==> flow/design.v <==
module ADC_Controller(
    input  dout, adc_sck,
    output adc_cs_n, din,
	 output reg [2:0] line_sensor
);
reg[11:0] dout_chx, dout_ch1 = 0, dout_ch4 = 0, dout_ch3 = 0;
reg[4:0] data_counter = 0;
reg[3:0] din_counter = 0, sp_counter = 0;
reg[2:0] channel_select = 0, channel = 0;
reg[2:0] mem1 [0:2];
reg adc_cs = 1, din_temp = 0, init = 1;
wire [11:0] left_value, center_value, right_value;
parameter [11:0] THRESHOLD = 12'd500;
always @(negedge adc_sck) begin
    if(init == 1) begin
        init = 0; mem1[0] = 1; mem1[1] = 4; mem1[2] = 3;
    end
    if (din_counter == 0) adc_cs = ~adc_cs;
    if (channel_select > 2) channel_select = 0;
    else if((din_counter >= 2) && (din_counter <= 4)) channel = mem1[channel_select];
    else if(din_counter == 15) begin
            adc_cs = ~adc_cs;
            channel_select = channel_select + 1'b1;
    end
    case(din_counter)
        2: din_temp = channel[2];
        3: din_temp = channel[1];
        4: din_temp = channel[0];
        default: din_temp = 0;
    endcase
    din_counter = din_counter + 1'b1;
end
always @(posedge adc_sck) begin
    if(sp_counter >= 4 && sp_counter <= 15) begin
        dout_chx = {dout_chx[10:0], dout};
    end
    sp_counter = sp_counter + 1'b1;
end
always @(negedge adc_sck) begin
    if(data_counter == 16) begin
        data_counter = 0;
        case(channel)
            1: dout_ch1 = dout_chx;
            4: dout_ch4 = dout_chx;
            3: dout_ch3 = dout_chx;
        endcase
    end
    data_counter = data_counter + 1'b1;
end
assign adc_cs_n = adc_cs;
assign din = din_temp;
assign left_value = dout_ch4;
assign center_value = dout_ch3;
assign right_value = dout_ch1;
always @(*) begin
    line_sensor = 3'b000;
    if (left_value > THRESHOLD) begin
        line_sensor[2] = 1; 
    end
    if (center_value > THRESHOLD) begin
        line_sensor[1] = 1; 
    end
    if (right_value > THRESHOLD) begin
        line_sensor[0] = 1; 
    end
end
endmodule
From RTL to reports: ADC_Controller
What the tools print for ADC_Controller, step after step. Line numbers count from 1 in the design file above. Library cell names are shortened. The mark -- stands for no value.

Top module: ADC_Controller. Clock: adc_sck. Cell library: sky130hd. Corner: tt_025C_1v80.

Word level
Counts by Yosys on the flattened word-level netlist (proc, flatten, opt, wreduce). Print and check cells are left out. Cells with the same type and inputs are merged into one.

The figure for equality and inequality tests is 10. Mux-type cells: 15. The entry for order comparisons reads 8. Under $add $sub $neg stands 4. The entry for bitwise operators reads 3. The entry for reductions and logical operators reads 8.

Operator list (count): 12-bit by 9-bit greater-than comparator with 1-bit output with constant B (3); 3-bit 2-to-1 mux (5); 3-bit case mux with 3-bit select (1); 2-bit AND reduction (4); 4-bit by 1-bit adder with 4-bit output with constant B (2); 4-bit by 2-bit == test with 1-bit output with constant B (2); 1-bit 2-to-1 mux (7); 5-bit by 1-bit adder with 5-bit output with constant B (1); 5-bit == test with constant B (1); 5-bit 2-to-1 mux (1); 4-bit by 2-bit greater-or-equal comparator with 1-bit output with constant B (1); 4-bit by 3-bit greater-or-equal comparator with 1-bit output with constant B (1); 4-bit by 3-bit <= comparator with 1-bit output with constant B (1); 4-bit by 3-bit == test with 1-bit output with constant B (1); 4-bit <= comparator with constant B (1); 4-bit == test with constant B (1); 4-bit zero test (1); 1-bit NOT (3); 3-bit by 1-bit adder with 3-bit output with constant B (1); 3-bit by 1-bit == test with 1-bit output with constant B (1); 3-bit by 2-bit greater-than comparator with 1-bit output with constant B (1); 3-bit by 2-bit == test with 1-bit output with constant B (1); 3-bit == test with constant B (1); 1-bit case mux with 3-bit select (1); 1-bit logical AND (2); 2-bit by 1-bit == test with 1-bit output with constant B (1); 2-bit == test with constant B (1); 2-bit zero test (1).

The entry for output and inout bits reads 5. Cells after elaboration: 63. For input port bits the number is 2. Register bits after elaboration: 79.

Depth
Yosys ltp: most cells in a row. Word level: on the elaborated netlist, between registers, memories and ports. Mapped: between sequential cells and ports; inverters and the memories' decode and read muxes count.

The entry for depth after elaboration reads 6. The figure for ABC_AREA is 1. The figure for mapped depth is 11. For gate-level depth less buffers the number is 11.

Mapped cells and area
The flow's flattened synthesis, as Yosys stat reports it; memories are mapped. The netlist is that of the ABC_AREA named above (0 if unset); the other value can give another one.

Cells by type: edfxtp_1 (count 48, area in all 1.44E+03 µm²); dfxtp_1 (count 31, area in all 620.595 µm²); ha_1 (count 10, area in all 125.12 µm²); nand2_1 (count 28, area in all 105.101 µm²); inv_1 (count 25, area in all 93.84 µm²); nand2_2 (count 8, area in all 50.048 µm²); nand3_1 (count 9, area in all 45.043 µm²); xor2_1 (count 5, area in all 43.792 µm²); nor2_1 (count 11, area in all 41.29 µm²); xnor2_1 (count 4, area in all 35.034 µm²); o2111ai_1 (count 3, area in all 26.275 µm²); or2_2 (count 4, area in all 25.024 µm²); o21a_1 (count 3, area in all 22.522 µm²); nand3_2 (count 2, area in all 20.019 µm²); and3_1 (count 3, area in all 18.768 µm²); nor3_1 (count 3, area in all 15.014 µm²); o21ai_1 (count 3, area in all 15.014 µm²); nor4_1 (count 2, area in all 12.512 µm²).

Not listed: further types 9, cells in them 12.

Under synthesis area stands 2824.0 µm². The entry for buffer cells reads 1. For sequential part of the area the number is 2062.0 µm². Under standard cells after synthesis stands 214. The figure for flip-flop cells is 79.

==> results <==
Record of 2 stored runs of the RTL-to-layout flow on ADC_Controller, platform sky130hd. The runs are unordered. Constraints: input delay and output delay 20% of the set period each, output load 0.01 pF. "total power after layout" rests on the timing tool's default activity at the inputs, not on a simulated workload.

Run 1 has these settings: period_ns 3.51; CORE_UTILIZATION 60; SETUP_SLACK_MARGIN 0.67; PLACE_DENSITY_LB_ADDON 0.08; CELL_PAD_IN_SITES_GLOBAL_PLACEMENT 1; TNS_END_PERCENT 10; ABC_AREA 1; GPL_TIMING_DRIVEN 0; GPL_ROUTABILITY_DRIVEN 1; CAP_MARGIN 25; SLEW_MARGIN 30; CORE_MARGIN 2. The standard-cell area after layout comes to 3,397.0 µm². The synthesis area reads 2,824.0 µm². The total power after layout stands at 1,882 µW. The post-route setup TNS is -0.793 ns. The worst setup slack after layout reads -0.305 ns. The die size reads 5,271.5 µm².

Run 2 has these settings: period_ns 2.91; CORE_UTILIZATION 24; PLACE_DENSITY_LB_ADDON 0.13; CORE_ASPECT_RATIO 0.61; CORE_MARGIN 3; CELL_PAD_IN_SITES_GLOBAL_PLACEMENT 3; CELL_PAD_IN_SITES_DETAIL_PLACEMENT 2; ABC_AREA 1; CTS_CLUSTER_SIZE 94; CTS_CLUSTER_DIAMETER 59; SLEW_MARGIN 5; MIN_ROUTING_LAYER met2; CAP_MARGIN 20. The standard-cell area after layout comes to 3,662.3 µm². The total power after layout stands at 2,703 µW. The worst setup slack after layout reads -0.478 ns. The post-route setup TNS is -1.412 ns. The synthesis area reads 2,824.0 µm². The die size reads 13,144.0 µm².
