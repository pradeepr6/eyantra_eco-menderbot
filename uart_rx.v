==> flow/design.v <==
module uart_rx(
    input clk_3125,
    input rx,
    output reg [7:0] rx_msg,
    output reg rx_parity,
    output reg rx_complete
    );
parameter IDLE = 3'b000,
          START = 3'b001,
          DATA = 3'b010,
          PARITY = 3'b011,
          STOP = 3'b100;
reg [2:0] state = IDLE;            
reg [2:0] bit_counter = 0;         
reg parity_calc = 0;               
reg [4:0] sample_counter = 0;      
reg [7:0] rx_data = 0;				 
reg parity;            
localparam BIT_PERIOD = 27;        
initial begin
	rx_msg = 0;
	rx_parity = 0;
	rx_complete = 0;
end
always @(posedge clk_3125) begin
	 if (state != STOP) begin
        rx_complete <= 0;
    end
    case (state)
		  IDLE: begin
				if(~rx) begin
					state <= START;
				end
		  end
        START: begin
            if (sample_counter == BIT_PERIOD) begin
                sample_counter <= 1;
					 state <= DATA;
            end else begin
                sample_counter <= sample_counter + 1;
            end
        end
        DATA: begin
            if (sample_counter == BIT_PERIOD) begin
                sample_counter <= 1;
                if (bit_counter == 7) begin
                    state <= PARITY;
						  bit_counter <= 0;
                end else begin
                    bit_counter <= bit_counter + 1;
                end
				end else if (sample_counter == 14) begin
					 rx_data[bit_counter] = rx;
					 sample_counter <= sample_counter + 1;
            end else begin
                sample_counter <= sample_counter + 1;
            end
        end
        PARITY: begin
            if (sample_counter == BIT_PERIOD) begin
                sample_counter <= 1;
					 state <= STOP;
            end else if (sample_counter == 14) begin
					 parity <= rx;  
					 sample_counter <= sample_counter + 1;
				end else begin
                sample_counter <= sample_counter + 1;
            end
        end
        STOP: begin
            if (sample_counter == BIT_PERIOD) begin
                sample_counter <= 1;
					 rx_parity <= parity;
                rx_msg <= rx_data;
                rx_complete <= 1;  
                state <= IDLE;  
            end else begin
                sample_counter <= sample_counter + 1;
            end
        end
    endcase
end
always@(*) begin
	parity_calc = ^rx_data;
end
endmodule
======== From RTL to reports: uart_rx ========
What the tools print for uart_rx, step after step.
Lines are those of the file above, counted from 1.
A cell with n/a has no value.
inputs
  top ..................................... uart_rx
  clock port .............................. clk_3125
  standard-cell library ................... sky130hd
  corner .................................. tt_025C_1v80

======== After elaboration ========
Yosys after proc, flatten, opt, wreduce and memory -nomap, before mapping. Memory bits, and registers merged into a memory's read port (data or address), are not among the register bits. Print and check cells are not counted.
cells by class
  $add $sub $neg .......................... 3
  multipliers ............................. 0
  divide/modulo/power cells ............... 0
  $lt $le $gt $ge ......................... 0
  equality and inequality tests ........... 14
  shift operators ......................... 2
  mux-type cells .......................... 12
  bitwise logic cells ..................... 4
  reductions and logical operators ........ 9
operator list
  cell                                                                    number
  3-bit two-way mux                                                       6
  3-bit case mux with 5-bit select                                        1
  2-bit != test (second input constant)                                   6
  5-bit two-way mux                                                       2
  1-bit by 4-bit variable shift with 8-bit output                         1
  1-bit by 4-bit variable shift with 8-bit output (first input constant)  1
  8-bit bitwise AND                                                       1
  8-bit bitwise OR                                                        1
  8-bit NOT                                                               1
  7-bit AND reduction                                                     1
  3-bit by 2-bit equality test with 1-bit output (second input constant)  2
  3-bit equality test (second input constant)                             2
  3-bit AND reduction                                                     2
  5-bit by 1-bit adder with 5-bit output (second input constant)          1
  5-bit by 4-bit equality test with 1-bit output (second input constant)  1
  5-bit equality test (second input constant)                             1
  5-bit nonzero test                                                      1
  2-bit AND reduction                                                     2
  3-bit negation with 4-bit output                                        1
  4-bit nonzero test                                                      1
  4-bit OR reduction                                                      1
  3-bit by 1-bit adder with 3-bit output (second input constant)          1
  3-bit by 1-bit equality test with 1-bit output (second input constant)  1
  3-bit != test (second input constant)                                   1
  3-bit logical NOT                                                       1
  1-bit two-way mux                                                       3
  1-bit NOT                                                               1
bit counts
  flip-flop bits (word level) ............. 30
  latch bits .............................. 0
  RAM bits ................................ 0
  memory bits (read-only) ................. 0
  word width x clocked read ports ......... 0
  memories ................................ 0
  input port bits ......................... 2
  output and inout bits ................... 10
  elaborated cells ........................ 52

======== Depth ========
Yosys ltp: most cells in a row. Word level: on the elaborated netlist, between registers, memories and ports. Mapped: between sequential cells and ports; inverters and the memories' decode and read muxes count.
logic depth
  depth in word-level cells ............... 5
  ABC_AREA ................................ 1
  mapped depth ............................ 9
  mapped depth without buffers ............ 9

======== Mapped cells and area ========
The flow's flattened synthesis, as Yosys stat reports it; memories are mapped. The netlist is that of the ABC_AREA named above (0 if unset); the other value can give another one.
The area totals of this step are shown rounded.
mapped netlist
  cells in the netlist .................... 126
  synthesis area .......................... 0.001409 mm2
  sequential area ......................... 0.0008909 mm2
  flip-flop cells ......................... 30
  buffer cells ............................ 0
cell types
  type                       number  total area (um2)
  sky130_fd_sc_hd__edfxtp_1  29      870.835
  sky130_fd_sc_hd__ha_1      7       87.584
  sky130_fd_sc_hd__nand2_1   18      67.565
  sky130_fd_sc_hd__o21ai_1   12      60.058
  sky130_fd_sc_hd__inv_1     14      52.55
  sky130_fd_sc_hd__nor2_1    13      48.797
  sky130_fd_sc_hd__nand3_1   8       40.038
  sky130_fd_sc_hd__dfxtp_1   1       20.019
  sky130_fd_sc_hd__nand3_2   2       20.019
  sky130_fd_sc_hd__nand4_1   3       18.768
  sky130_fd_sc_hd__a21oi_2   2       17.517
  sky130_fd_sc_hd__inv_2     4       15.014
  sky130_fd_sc_hd__o21ai_0   3       15.014
  sky130_fd_sc_hd__nand2_2   2       12.512
  sky130_fd_sc_hd__nand2_4   1       11.261
  sky130_fd_sc_hd__nor2_4    1       11.261
  sky130_fd_sc_hd__xor2_1    1       8.758
  sky130_fd_sc_hd__nand3b_1  1       7.507
Other cell types: 4; their cells: 4.

======== Path before layout ========
OpenSTA on the mapped netlist: ideal clock, no wires. The path of least setup slack (recovery checks aside). Input and output delay are each 20% of the period. Register names are those of the netlist, which keeps one name where synthesis merged equal registers.
timing post-synthesis
  kind .................................... register to register
  start point ............................. register sample_counter[0]
  end point ............................... register rx_msg[0]
  period .................................. 2,310 ps
  setup time .............................. 374 ps
  launch time at the first pin ............ 0 ps
  data arrival time ....................... 1,249 ps
  data required time ...................... 1,936 ps
  slack ................................... 687 ps
  delay of the path ....................... 1,623 ps
  stages .................................. 6
  path buffers ............................ 0
  synthesis period reached ................ 1,623 ps
"delay of the path" = arrival - input delay + setup time.
"stages" counts driving pins, that of a launching flip-flop among them; a cell with two outputs on the path counts twice.
"synthesis period reached" = period - worst setup slack (recovery checks aside). The figure is calculated, with input and output delays left at 20% of the set period.
Between the ends stands the longest chain of elaborated cells between them, by number of cells; it is not shown to be the way that was timed. Of several equally long chains one is given.
Each line given opens the expression or statement behind the cell; cells for indexed reads and writes are added by Yosys, which also makes memories of some case tables.
At most two assigning lines are given for a register; there are more.
on the way, post-synthesis
  cells stage by stage .................... sky130_fd_sc_hd__edfxtp_1 sky130_fd_sc_hd__ha_1 sky130_fd_sc_hd__nand2_1 sky130_fd_sc_hd__nor2_4 sky130_fd_sc_hd__inv_2 sky130_fd_sc_hd__nor2_1
  cells in the longest elaborated chain ... 2
  elaborated cells between the ends (all ways) .. 2
  classes of those cells .................. 1 x eq/ne; 1 x reduce/logical
RTL lines, path post-synthesis
  item                 RTL line  text
  from (decl)          16        reg [4:0] sample_counter = 0;
  from (assign)        40        sample_counter <= sample_counter + 1;
  from (assign)        54        sample_counter <= sample_counter + 1;
  5-bit equality test  71        if (sample_counter == BIT_PERIOD) begin
  2-bit AND reduction  n/a
  to (assign)          74        rx_msg <= rx_data;
  to (decl)            4         output reg [7:0] rx_msg,

======== Path in the finished layout ========
From the final timing report of stored run 1: the path of least setup slack in the routed layout; clock arrival at registers is part of the times.
The report prints the path's times to 10 ps; the period is as set.
timing after layout
  kind .................................... register to register
  start point ............................. register bit_counter[0]
  end point ............................... register rx_data[4]
  period .................................. 2,100 ps
  setup time .............................. 240 ps
  launch time at the first pin ............ 320 ps
  data arrival time ....................... 1,890 ps
  data required time ...................... 2,180 ps
  slack ................................... 290 ps
  stages .................................. 9
  path buffers ............................ 0
Between the ends stands the longest chain of elaborated cells between them, by number of cells; it is not shown to be the way that was timed. Of several equally long chains one is given.
on the way, after layout
  cells stage by stage .................... sky130_fd_sc_hd__edfxtp_1 sky130_fd_sc_hd__inv_1 sky130_fd_sc_hd__ha_1 sky130_fd_sc_hd__inv_1 sky130_fd_sc_hd__nand2_1 sky130_fd_sc_hd__nor2_2 sky130_fd_sc_hd__nand2_1 sky130_fd_sc_hd__nand2_1 sky130_fd_sc_hd__nand2_1
  cells in the longest elaborated chain ... 5
  elaborated cells between the ends (all ways) .. 6
  RTL lines with such cells ............... 1
  classes of those cells .................. 1 x add/sub; 2 x shift; 3 x logic
RTL lines, path after layout
  item                                             RTL line  text
  from (decl)                                      14        reg [2:0] bit_counter = 0;
  from (assign)                                    48        bit_counter <= 0;
  from (assign)                                    50        bit_counter <= bit_counter + 1;
  3-bit negation with 4-bit output                 53        rx_data[bit_counter] = rx;
  1-bit by 4-bit variable shift with 8-bit output  53
  8-bit NOT                                        53
  8-bit bitwise AND                                53
  8-bit bitwise OR                                 53
  to (assign)                                      53
  to (decl)                                        17        reg [7:0] rx_data = 0;

--- measured runs ---
Measured data: module uart_rx, platform sky130hd, 2 stored runs of the flow under differing settings, order arbitrary. Input and output delays are each 20% of the period that was set; the output load is 0.01 pF.
"clock period achieved" means the clock period less the worst setup slack. The figure is calculated, with input and output delays left at 20% of the set period.
"worst path time": the worst setup path's part of the clock period (all of it between registers, 20% less for each end at a port) less its slack. A launch clock that arrives late makes it longer, a capture clock that arrives late makes it shorter.
"power" is the tool's figure for a default switching activity; nothing was simulated.
"worst path time" is given in steps of 10 ps.
The measured numbers are rounded.

======== stored run 1 ========
==> flow/run.sh <==
#!/bin/bash
# the make line also repeats the synthesis and layout settings of config.mk as NAME=value (left out here)
make -C /OpenROAD-flow-scripts/flow DESIGN_CONFIG=/design/flow/config.mk WORK_HOME=/design/flow/orfs CLKGATE_MAP_FILE= finish
==> flow/config.mk <==
export PLATFORM = sky130hd
export DESIGN_NAME = uart_rx
export DESIGN_NICKNAME = uart_rx
export VERILOG_FILES = /design/flow/design.v
export SDC_FILE = /design/flow/constraint.sdc
export NUM_CORES = 4
export LEC_CHECK = 0
export ABC_AREA = 1
export CAP_MARGIN = 20
export CELL_PAD_IN_SITES_DETAIL_PLACEMENT = 1
export CORE_ASPECT_RATIO = 1.32
export CORE_MARGIN = 2
export CORE_UTILIZATION = 61
export CTS_CLUSTER_SIZE = 61
export HOLD_SLACK_MARGIN = 0.08
export MAX_ROUTING_LAYER = met4
export MIN_ROUTING_LAYER = met2
export SLEW_MARGIN = 25
==> flow/constraint.sdc <==
create_clock -name core_clock -period 2.1 [get_ports {clk_3125}]
set_input_delay 0.4200 -clock core_clock [delete_from_list [all_inputs] [get_ports {clk_3125}]]
set_output_delay 0.4200 -clock core_clock [all_outputs]
set_load 0.01 [all_outputs]

-------- measured, stored run 1 --------
  utilization ............................. 0.719
  smallest hold slack ..................... 456 ps
  standard-cell area after layout ......... 0.00162 mm2
  total die area .......................... 0.002714 mm2
  clock period achieved ................... 1,813 ps
  lowest setup slack ...................... 287 ps
  chip area after synthesis (Yosys) ....... 0.001409 mm2
  post-route setup TNS .................... 0 ps
  worst path time ......................... 1,810 ps
  kind of the worst setup path ............ register to register
  power ................................... 1,697 uW

======== stored run 2 ========
==> flow/run.sh <==
#!/bin/bash
# the make line also repeats the synthesis and layout settings of config.mk as NAME=value (left out here)
make -C /OpenROAD-flow-scripts/flow DESIGN_CONFIG=/design/flow/config.mk WORK_HOME=/design/flow/orfs CLKGATE_MAP_FILE= finish
==> flow/config.mk <==
export PLATFORM = sky130hd
export DESIGN_NAME = uart_rx
export DESIGN_NICKNAME = uart_rx
export VERILOG_FILES = /design/flow/design.v
export SDC_FILE = /design/flow/constraint.sdc
export NUM_CORES = 4
export LEC_CHECK = 0
export CAP_MARGIN = 5
export CORE_MARGIN = 10
export CORE_UTILIZATION = 45
export CTS_CLUSTER_DIAMETER = 343
export GPL_TIMING_DRIVEN = 1
export PLACE_DENSITY_LB_ADDON = 0.26
export SLEW_MARGIN = 20
export TNS_END_PERCENT = 5
==> flow/constraint.sdc <==
create_clock -name core_clock -period 1.49 [get_ports {clk_3125}]
set_input_delay 0.2980 -clock core_clock [delete_from_list [all_inputs] [get_ports {clk_3125}]]
set_output_delay 0.2980 -clock core_clock [all_outputs]
set_load 0.01 [all_outputs]

-------- measured, stored run 2 --------
  post-route setup TNS .................... -1,074 ps
  smallest hold slack ..................... 443 ps
  total die area .......................... 0.005636 mm2
  chip area after synthesis (Yosys) ....... 0.001365 mm2
  power ................................... 1,389 uW
  clock period achieved ................... 1,680 ps
  worst path time ......................... 1,680 ps
  kind of the worst setup path ............ register to register
  lowest setup slack ...................... -190 ps
  standard-cell area after layout ......... 0.001913 mm2
  utilization ............................. 0.676
--- end ---
